==> flow/design.v <==
`timescale 1ns / 1ps
module alarmClk(
    input wire clk,                     
    input wire [3:0] btn,              
    input wire sw0,                     
    input wire [5:0] c_hour,           
    input wire [5:0] c_min,            
    input wire [5:0] c_sec,            
    input wire [5:0] a_hr,             
    input wire [5:0] a_min,            
    output reg [3:0] min1,             
    output reg [3:0] min2,             
    output reg [3:0] hr1,              
    output reg [3:0] hr2,              
    output reg alarm                    
);
    wire [3:0] c_hr1, c_hr2, c_min1, c_min2;
    wire [3:0] a_hr1, a_hr2, a_min1, a_min2;
    localparam SHOW_CURRENT = 2'b00;
    localparam SHOW_ALARM = 2'b01;
    reg [1:0] display_state;
    reg [19:0] display_timer;   
    wire [3:0] btn_edge;
    generate
        genvar i;
        for (i = 0; i < 4; i = i + 1) begin : btn_edges
            edgeDetector edge_det(
                .sig(btn[i]),
                .clk(clk),
                .p(btn_edge[i])
            );
        end
    endgenerate
    always @(posedge clk) begin
        if (!sw0) begin
            alarm <= 1'b0;
        end
        else begin
            if ({c_hour, c_min} == {a_hr, a_min} && c_sec < 6'd59) begin
                alarm <= 1'b1;
            end
            else begin
                alarm <= 1'b0;
            end
        end
    end
    always @(posedge clk) begin
        if (!btn_edge[2] && !btn_edge[3] && display_timer == 0) begin
            display_state <= SHOW_CURRENT;
        end
        else if (|btn_edge) begin
            case (btn_edge)
                4'b0100, 4'b1000: begin   
                    display_state <= SHOW_ALARM;
                    display_timer <= 20'd1000000;  
                end
            endcase
        end
        else if (display_timer > 0) begin
            display_timer <= display_timer - 1;
        end
        case (display_state)
            SHOW_ALARM: begin
                hr1 <= a_hr1;
                hr2 <= a_hr2;
                min1 <= a_min1;
                min2 <= a_min2;
            end
            default: begin   
                hr1 <= c_hr1;
                hr2 <= c_hr2;
                min1 <= c_min1;
                min2 <= c_min2;
            end
        endcase
    end
    assign c_hr1 = c_hour / 6'd10;
    assign c_hr2 = c_hour % 6'd10;
    assign c_min1 = c_min / 6'd10;
    assign c_min2 = c_min % 6'd10;
    assign a_hr1 = a_hr / 6'd10;
    assign a_hr2 = a_hr % 6'd10;
    assign a_min1 = a_min / 6'd10;
    assign a_min2 = a_min % 6'd10;
endmodule
`timescale 1ns / 1ps
module edgeDetector(
    input wire sig,      
    input wire clk,      
    output wire p        
);
    reg [1:0] sig_ff;
    always @(posedge clk) begin
        sig_ff[0] <= sig;         
        sig_ff[1] <= sig_ff[0];   
    end
    assign p = sig_ff[0] & ~sig_ff[1];
endmodule
## Tool chain data of alarmClk

What the tools print for alarmClk, step after step.
Lines are those of the file above, counted from 1.
Operators carry their Yosys type and port widths (W data, S select, Z words).
Library cell names are shortened.
The mark - stands for no value.

- Top: alarmClk
- Clock input: clk
- Library: sky130hd
- Timing corner: tt_025C_1v80

## Elaborated design

Yosys after proc, flatten, opt, wreduce and memory -nomap, before mapping. Memory bits, and registers merged into a memory's read port (data or address), are not among the register bits. Print and check cells are not counted. Equal cells are merged and count once.

- Shift-type cells: 0
- Bitwise gates (word level): 9
- $mul: 0
- Equality and inequality tests: 4
- Add/sub/neg operators: 1
- Mux-type cells: 8
- Reduce/logical cells: 11
- Div/mod/pow operators: 8
- Magnitude comparators: 2

Operator list:

| operator | number |
|---|---|
| $div A6 B4 Y6 const B | 4 |
| $mod A6 B4 Y6 const B | 4 |
| $mux W20 | 3 |
| $sub A20 B1 Y20 const B | 1 |
| $gt A20 B1 Y1 const B | 1 |
| $logic_not A20 Y1 | 1 |
| $mux W4 | 4 |
| $eq A12 B12 Y1 | 1 |
| $lt A6 B6 Y1 const B | 1 |
| $not A1 Y1 | 5 |
| $and A1 B1 Y1 | 4 |
| $eq A4 B3 Y1 const B | 1 |
| $eq A4 B4 Y1 const B | 1 |
| $reduce_or A4 Y1 | 1 |
| $logic_and A1 B1 Y1 | 3 |
| $reduce_and A3 Y1 | 1 |
| $logic_not A1 Y1 | 2 |
| $ne A2 B1 Y1 const B | 1 |
| $reduce_and A2 Y1 | 1 |
| $reduce_bool A2 Y1 | 1 |
| $reduce_or A2 Y1 | 1 |
| $mux W1 | 1 |

- Cells after elaboration: 54
- Bits in latches: 0
- Memory cells: 0
- Flip-flop bits (word level): 46
- Bits in writable memories: 0
- Output and inout bits: 17
- Bits in read-only memories: 0
- Clocked read ports x word width: 0
- Bits of input ports: 36

## Logic depth

Longest topological path by Yosys (ltp), each cell counted once; first at word level (registers and memories cut), then after technology mapping (sequential cells cut; the memories' decode and read muxes count).

- Depth in word-level cells: 7
- ABC_AREA: 0
- Mapped depth: 11
- Mapped depth without buffers: 10

## After synthesis

Yosys stat after the flow's synthesis: flattened, memories mapped to cells. It holds for the ABC_AREA given above (unset counts as 0); a run with the other value may have another netlist.
The area totals of this step are shown rounded.

- Area of sequential cells: 1,081 um^2
- Cells in the netlist: 243
- Chip area (Yosys): 2,471 um^2
- Buffers: 6
- Mapped flip-flops: 44

Cells by type:

| cell | number | total area (um^2) |
|---|---|---|
| edfxtp_1 | 20 | 600.576 |
| dfxtp_1 | 24 | 480.461 |
| xnor2_1 | 15 | 131.376 |
| xor2_1 | 13 | 113.859 |
| a21oi_1 | 19 | 95.091 |
| nor2_1 | 23 | 86.333 |
| nand2_1 | 22 | 82.579 |
| mux2_2 | 6 | 67.565 |
| ha_1 | 5 | 62.56 |
| mux2i_1 | 6 | 60.058 |
| mux2i_4 | 2 | 45.043 |
| o21ai_0 | 9 | 45.043 |
| nor4_4 | 2 | 42.541 |
| mux2_4 | 2 | 30.029 |
| nor3_1 | 6 | 30.029 |
| o211a_1 | 3 | 30.029 |
| nand2b_1 | 4 | 25.024 |
| buf_6 | 2 | 22.522 |

Other cell types: 38; their cells: 60.
By module: a second synthesis without flattening, with its own total; a netlist apart from the flattened one above.

- Cells (unflattened synthesis): 262
- Area total of the unflattened synthesis: 2,570 um^2

Rows give one instance, submodules left out.

By module:

| module | sequential area (um^2) | cells | area (um^2) | times used |
|---|---|---|---|---|
| alarmClk | 920.9 | 250 | 2,355 | 1 |
| edgeDetector | 40.0 | 3 | 53.8 | 4 |

## Worst setup path after synthesis

Path of least setup slack by OpenSTA after synthesis, without wires, with an ideal clock, recovery checks aside; 20% of the period is set as input and as output delay. Where synthesis merged equal registers, the netlist keeps one of their names.

- Kind: reg-to-reg
- Start point: reg display_timer[9]
- End point: reg display_timer[0]
- Required time: 2,430 ps
- Arrival: 2,140 ps
- Clock period: 2,770 ps
- Time at the first pin: 0 ps
- Stages on the path: 6
- Path buffers: 0
- Path delay: 2,480 ps
- Setup time: 340 ps
- Setup slack: 290 ps
- Synthesis period reached: 2,480 ps

"path delay" is the arrival time less input delay plus setup time.
"stages on the path" counts driving pins, that of a launching flip-flop among them; a cell with two outputs on the path counts twice.
"synthesis period reached" is the clock period less the worst setup slack; recovery checks do not enter. This is arithmetic on one report: input and output delays are still those of the set period (20% each).
Between the ends stands the longest chain of elaborated cells between them, by number of cells; it is not shown to be the way that was timed. Of several equally long chains one is given.
Each line given opens the expression or statement behind the cell; cells for indexed reads and writes are added by Yosys, which also makes memories of some case tables.
The path ends at the enable pin of a flip-flop; only ways to that pin are counted.

- Path through: edfxtp_1 or4_4 nor4_4 nand3_2 or4_1 and2_1
- Cells in the longest elaborated chain: 4
- Elaborated cells on any way between the ends: 6
- RTL lines with such cells: 2
- Classes of those cells: 1 x compare; 1 x logic; 4 x reduce/logical

Ends and longest elaborated chain, after synthesis:

| element | RTL line | text |
|---|---|---|
| from (decl) | 22 | `reg [19:0] display_timer;` |
| from (assign) | 55 | `display_timer <= 20'd1000000;` |
| from (assign) | 60 | `display_timer <= display_timer - 1;` |
| $logic_not A20 Y1 | 48 | `if (!btn_edge[2] && !btn_edge[3] && display_timer == 0) begin` |
| $logic_and A1 B1 Y1 | 48 |  |
| $not A1 Y1 | - |  |
| $reduce_and A3 Y1 | - |  |
| to (assign) | 55 |  |
| to (assign) | 60 |  |
| to (decl) | 22 |  |

## Worst path after layout

From the final timing report of entry A: the path of least setup slack in the routed layout; clock arrival at registers is part of the times.
The path's times are printed in steps of 10 ps; the period is the one set.

- Kind: input-to-reg
- Start point: in c_min[3]
- End point: reg min2[3]
- Setup time: 70 ps
- Time at the first pin: 830 ps
- Clock period: 4,170 ps
- Stages on the path: 10
- Required time: 4,390 ps
- Arrival: 3,150 ps
- Path buffers: 1
- External input delay: 830 ps
- Setup slack: 1,240 ps

Between the ends stands the longest chain of elaborated cells between them, by number of cells; it is not shown to be the way that was timed. Of several equally long chains one is given.

- Path through: clkdlybuf4s50_1 mux2_4 inv_1 ha_1 nand2b_1 o221ai_1 a22o_1 ha_1 nand2b_1 o22ai_1
- Cells in the longest elaborated chain: 2
- Elaborated cells on any way between the ends: 2
- RTL lines with such cells: 2
- Classes of those cells: 1 x div; 1 x mux

Ends and longest elaborated chain, after layout:

| element | RTL line | text |
|---|---|---|
| from (decl) | 7 | `input wire [5:0] c_min,` |
| $mod A6 B4 Y6 | 80 | `assign c_min2 = c_min % 6'd10;` |
| $mux W4 | 62 | `case (display_state)` |
| to (assign) | 67 | `min2 <= a_min2;` |
| to (assign) | 73 | `min2 <= c_min2;` |
| to (decl) | 12 | `output reg [3:0] min2,` |

Lab notebook: alarmClk

Below are 2 stored runs of the flow (Yosys, OpenROAD; platform sky130hd) on alarmClk, each with its settings and what was measured, unordered. Constraints: input delay and output delay 20% of the set period each, output load 0.01 pF.
By "critical setup path time" is meant the share of the clock period that the worst setup path is allowed (20% is reserved at inputs, 20% at outputs), minus its slack. Clock arrival times at its registers enter into it.
By "total power of the final layout" is meant OpenSTA's value without simulated activity: inputs other than the clock are taken to toggle once in ten clock periods, and the tool carries that through the logic.
"critical setup path time" is given in steps of 10 ps.
Measured values are rounded.
Settings: n/a = not set for that run.

| item | entry A | entry B |
|---|---|---|
| period_ns | 4.17 | 1.66 |
| CORE_UTILIZATION | 33 | 40 |
| PLACE_DENSITY_LB_ADDON | 0.03 | n/a |
| CORE_MARGIN | 10 | 2 |
| CELL_PAD_IN_SITES_GLOBAL_PLACEMENT | 1 | n/a |
| CELL_PAD_IN_SITES_DETAIL_PLACEMENT | 0 | n/a |
| ABC_AREA | 0 | n/a |
| GPL_TIMING_DRIVEN | 1 | n/a |
| CTS_CLUSTER_SIZE | 34 | n/a |
| CAP_MARGIN | 20 | 20 |
| SLEW_MARGIN | 20 | 20 |
| cell area after synthesis (um^2) | 2,471 | 2,471 |
| standard-cell area after routing (um^2) | 3,144 | 4,088 |
| total power of the final layout (W) | 0.0009927 | 0.002919 |
| worst hold slack in the final report (ps) | 352 | 352 |
| worst slack on setup checks (ps) | 1,239 | -588 |
| area inside the die boundary (um^2) | 11,350 | 6,823 |
| critical setup path time (ps) | 2,100 | 2,250 |
| kind of the worst setup path | input-to-reg | reg-to-reg |
