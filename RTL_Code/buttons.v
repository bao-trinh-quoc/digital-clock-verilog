==> flow/design.v <==
`timescale 1ns / 1ps
module buttons(
    input wire clk,               
    input wire enb,              
    input wire sw0,              
    input wire sw1,              
    input wire [3:0] btn,        
    output reg [5:0] a_hour,     
    output reg [5:0] a_min       
);
    localparam [5:0] MAX_HOUR = 6'd23;
    localparam [5:0] MAX_MIN = 6'd59;
    wire [3:0] btn_edge;
    generate
        genvar i;
        for (i = 0; i < 4; i = i + 1) begin : btn_edges
            edgeDetector edge_det(
                .sig(btn[i]),
                .clk(clk),
                .p(btn_edge[i])
            );
        end
    endgenerate
    always @(posedge clk) begin
        if (|btn_edge) begin
            case (btn_edge)
                4'b0100: begin  
                    if (a_min >= MAX_MIN) begin
                        a_min <= 0;
                        a_hour <= (a_hour >= MAX_HOUR) ? 0 : a_hour + 1;
                    end
                    else begin
                        a_min <= a_min + 1;
                    end
                end
                4'b1000: begin  
                    if (a_hour >= MAX_HOUR)
                        a_hour <= 0;
                    else
                        a_hour <= a_hour + 1;
                end
            endcase
        end
    end
endmodule
`timescale 1ns / 1ps
module edgeDetector(
    input wire sig,      
    input wire clk,      
    output wire p        
);
    reg [1:0] sig_ff;
    always @(posedge clk) begin
        sig_ff[0] <= sig;         
        sig_ff[1] <= sig_ff[0];   
    end
    assign p = sig_ff[0] & ~sig_ff[1];
endmodule
Tool chain data of buttons
Tool output for the design above, in the order of the flow.
Lines are those of the file above, counted from 1.
Operators: Yosys type, input widths -> output width; for muxes data width and select width s.
A cell with - has no value.
Inputs
  top: buttons
  clock: clk
  standard-cell library: sky130hd
  timing corner: tt_025C_1v80

Word-level counts
Counts by Yosys on the flattened word-level netlist (proc, flatten, opt, wreduce; memories kept). Register bits leave out memories and registers merged into their read ports (data or address). Print and check cells are left out.
Cells by class
  $add $sub $neg: 2
  $mul: 0
  div/mod/pow operators: 0
  magnitude comparators: 2
  equal/unequal tests: 3
  shift operators: 0
  mux-type cells: 4
  bitwise gates (word level): 8
  reductions and logical operators: 4
Operators by type and width (number)
  $mux 6: 3
  $add 6x1->6 const B: 2
  $pmux 6 s2: 1
  $ge 6x5->1 const B: 1
  $ge 6x6->1 const B: 1
  $and 1x1->1: 4
  $not 1->1: 4
  $eq 4x3->1 const B: 1
  $eq 4x4->1 const B: 1
  $reduce_or 4->1: 1
  $reduce_and 3->1: 1
  $ne 2x2->1 const B: 1
  $reduce_and 2->1: 1
  $reduce_bool 2->1: 1
Bit counts
  register bits: 20
  bits in latches: 0
  memory bits (writable): 0
  memory bits (read-only): 0
  word width x clocked read ports: 0
  memories: 0
  input port bits: 8
  output and inout port bits: 12
  elaborated cells: 29

Logic depth
Yosys ltp: most cells in a row. Word level: on the elaborated netlist, between registers, memories and ports. Mapped: between sequential cells and ports; inverters and the memories' decode and read muxes count.
Logic depth
  depth after elaboration: 5
  ABC_AREA: 0
  mapped depth: 4
  mapped depth without buffers: 4

Synthesis result
The flow's flattened synthesis, as Yosys stat reports it; memories are mapped. The netlist is that of the ABC_AREA named above (0 if unset); the other value can give another one.
Mapped netlist
  mapped cells: 62
  chip area (Yosys): 784.5 µm²
  mapped flip-flops: 20
Cells by type (number)
  sky130_fd_sc_hd__edfxtp_1: 12
  sky130_fd_sc_hd__dfxtp_1: 8
  sky130_fd_sc_hd__nor2_1: 8
  sky130_fd_sc_hd__xnor2_1: 3
  sky130_fd_sc_hd__ha_1: 2
  sky130_fd_sc_hd__a21o_1: 2
  sky130_fd_sc_hd__o21ai_0: 3
  sky130_fd_sc_hd__a31oi_1: 2
  sky130_fd_sc_hd__o2111a_2: 1
  sky130_fd_sc_hd__inv_1: 3
  sky130_fd_sc_hd__a21oi_1: 2
  sky130_fd_sc_hd__nand3_1: 2
  sky130_fd_sc_hd__nand3_2: 1
  sky130_fd_sc_hd__a21oi_2: 1
  sky130_fd_sc_hd__and2b_2: 1
  sky130_fd_sc_hd__nand4b_1: 1
  sky130_fd_sc_hd__xor2_1: 1
  sky130_fd_sc_hd__and2b_1: 1
Not listed: further types 7, cells in them 8.
The figures by module come from a second, unflattened synthesis with its own total; it is not the netlist above.
Second synthesis, totals
  cell total of the unflattened synthesis: 60
  area (unflattened synthesis): 808.3 µm²
Rows give one instance, submodules left out.
By module
  buttons: times used 1, cells 48, area 593.1 µm², seq. area 360.3 µm²
  edgeDetector: times used 4, cells 3, area 53.8 µm², seq. area 40.0 µm²

Worst setup path after synthesis
Path of least setup slack by OpenSTA after synthesis, without wires, with an ideal clock, recovery checks aside; 20% of the period is set as input and as output delay. Where synthesis merged equal registers, the netlist keeps one of their names.
Timing path after synthesis
  path type: reg-to-reg
  start point: register a_min[0]
  end point: register a_hour[0]
  clock period: 1620 ps
  library setup time: 331 ps
  arrival: 1244 ps
  required time: 1289 ps
  setup slack: 44 ps
  delay of the path: 1575 ps
  stages: 5
  synthesis period reached: 1576 ps
"delay of the path" = arrival - input delay + setup time.
"stages" counts driving pins, that of a launching flip-flop among them; a cell with two outputs on the path counts twice.
"synthesis period reached" is the clock period less the worst setup slack; recovery checks do not enter. This is arithmetic on one report: input and output delays are still those of the set period (20% each).
Between the ends stands the longest chain of elaborated cells between them, by number of cells; it is not shown to be the way that was timed. Of several equally long chains one is given.
A line is the first line of the expression or statement that the cell stems from. Yosys adds cells for indexed reads and writes and turns some case tables into memories.
At most two assigning lines are given for a register; there are more.
Only ways into the end's enable, where the timed path ends, are counted here.
On the way, after synthesis
  cell sequence: sky130_fd_sc_hd__edfxtp_1 > sky130_fd_sc_hd__ha_1 > sky130_fd_sc_hd__o2111a_2 > sky130_fd_sc_hd__nand3_2 > sky130_fd_sc_hd__a21oi_2
  cells in the longest elaborated chain: 3
Ends and longest elaborated chain, after synthesis
  start, declared: RTL line 9  | output reg [5:0] a_min
  start, assigned: RTL line 29  | a_min <= 0;
  start, assigned: RTL line 33  | a_min <= a_min + 1;
  $ge 6x6->1: RTL line 28  | if (a_min >= MAX_MIN) begin
  $ne 2x2->1
  $reduce_and 3->1
  end, assigned: RTL line 30  | a_hour <= (a_hour >= MAX_HOUR) ? 0 : a_hour + 1;
  end, assigned: RTL line 40  | a_hour <= a_hour + 1;
  end, declared: RTL line 8  | output reg [5:0] a_hour,

Path in the finished layout
From the final timing report of record 1: the path of least setup slack in the routed layout; clock arrival at registers is part of the times.
The path's times are printed in steps of 10 ps; the period is the one set.
Timing path after layout
  path type: reg-to-reg
  start point: register a_min[1]
  end point: register a_hour[0]
  clock period: 1070 ps
  library setup time: 300 ps
  arrival: 1470 ps
  required time: 1070 ps
  setup slack: -400 ps
  stages: 6
Between the ends stands the longest chain of elaborated cells between them, by number of cells; it is not shown to be the way that was timed. Of several equally long chains one is given.
At most two assigning lines are given for a register; there are more.
Only ways into the end's enable, where the timed path ends, are counted here.
On the way, after layout
  cell sequence: sky130_fd_sc_hd__edfxtp_1 > sky130_fd_sc_hd__buf_6 > sky130_fd_sc_hd__ha_4 > sky130_fd_sc_hd__o2111a_2 > sky130_fd_sc_hd__nand3_2 > sky130_fd_sc_hd__a21oi_4
  cells in the longest elaborated chain: 3
Ends and longest elaborated chain, after layout
  start, declared: RTL line 9  | output reg [5:0] a_min
  start, assigned: RTL line 29  | a_min <= 0;
  start, assigned: RTL line 33  | a_min <= a_min + 1;
  $ge 6x6->1: RTL line 28  | if (a_min >= MAX_MIN) begin
  $ne 2x2->1
  $reduce_and 3->1
  end, assigned: RTL line 30  | a_hour <= (a_hour >= MAX_HOUR) ? 0 : a_hour + 1;
  end, assigned: RTL line 40  | a_hour <= a_hour + 1;
  end, declared: RTL line 8  | output reg [5:0] a_hour,

# Flow runs of buttons

Top module buttons; platform sky130hd; tools Yosys and OpenROAD; 2 stored runs in no particular order. Input and output delays are each 20% of the period that was set; the output load is 0.01 pF.
"worst setup path time" = time allowed to the worst setup path (clock period - input delay - output delay, where it has them) - its slack; a late launch clock adds to it, a late capture clock takes from it.
"worst setup path time" is given in steps of 10 ps.
[record 1] settings: period_ns=1.07, CORE_UTILIZATION=40, PLACE_DENSITY_LB_ADDON=0.0, CELL_PAD_IN_SITES_GLOBAL_PLACEMENT=2, CTS_CLUSTER_SIZE=66, CTS_CLUSTER_DIAMETER=30, SLEW_MARGIN=0, CAP_MARGIN=20, CORE_MARGIN=2
[record 1] result: chip area after synthesis (Yosys) 784.5 µm², die area 2331.4 µm², standard-cell area of the final layout 1416.4 µm², utilization 74.5 %, worst setup slack after layout -401 ps, total negative slack -6859 ps, worst hold slack 340 ps, worst setup path time 1470 ps, worst setup path kind reg-to-reg
[record 2] settings: period_ns=1.85, CORE_UTILIZATION=34, CAP_MARGIN=20, CORE_MARGIN=2, SLEW_MARGIN=20
[record 2] result: chip area after synthesis (Yosys) 784.5 µm², die area 2707.6 µm², standard-cell area of the final layout 1032.2 µm², utilization 47.1 %, worst setup slack after layout 107 ps, total negative slack 0 ps, worst hold slack 350 ps, worst setup path time 1370 ps, worst setup path kind reg-to-output
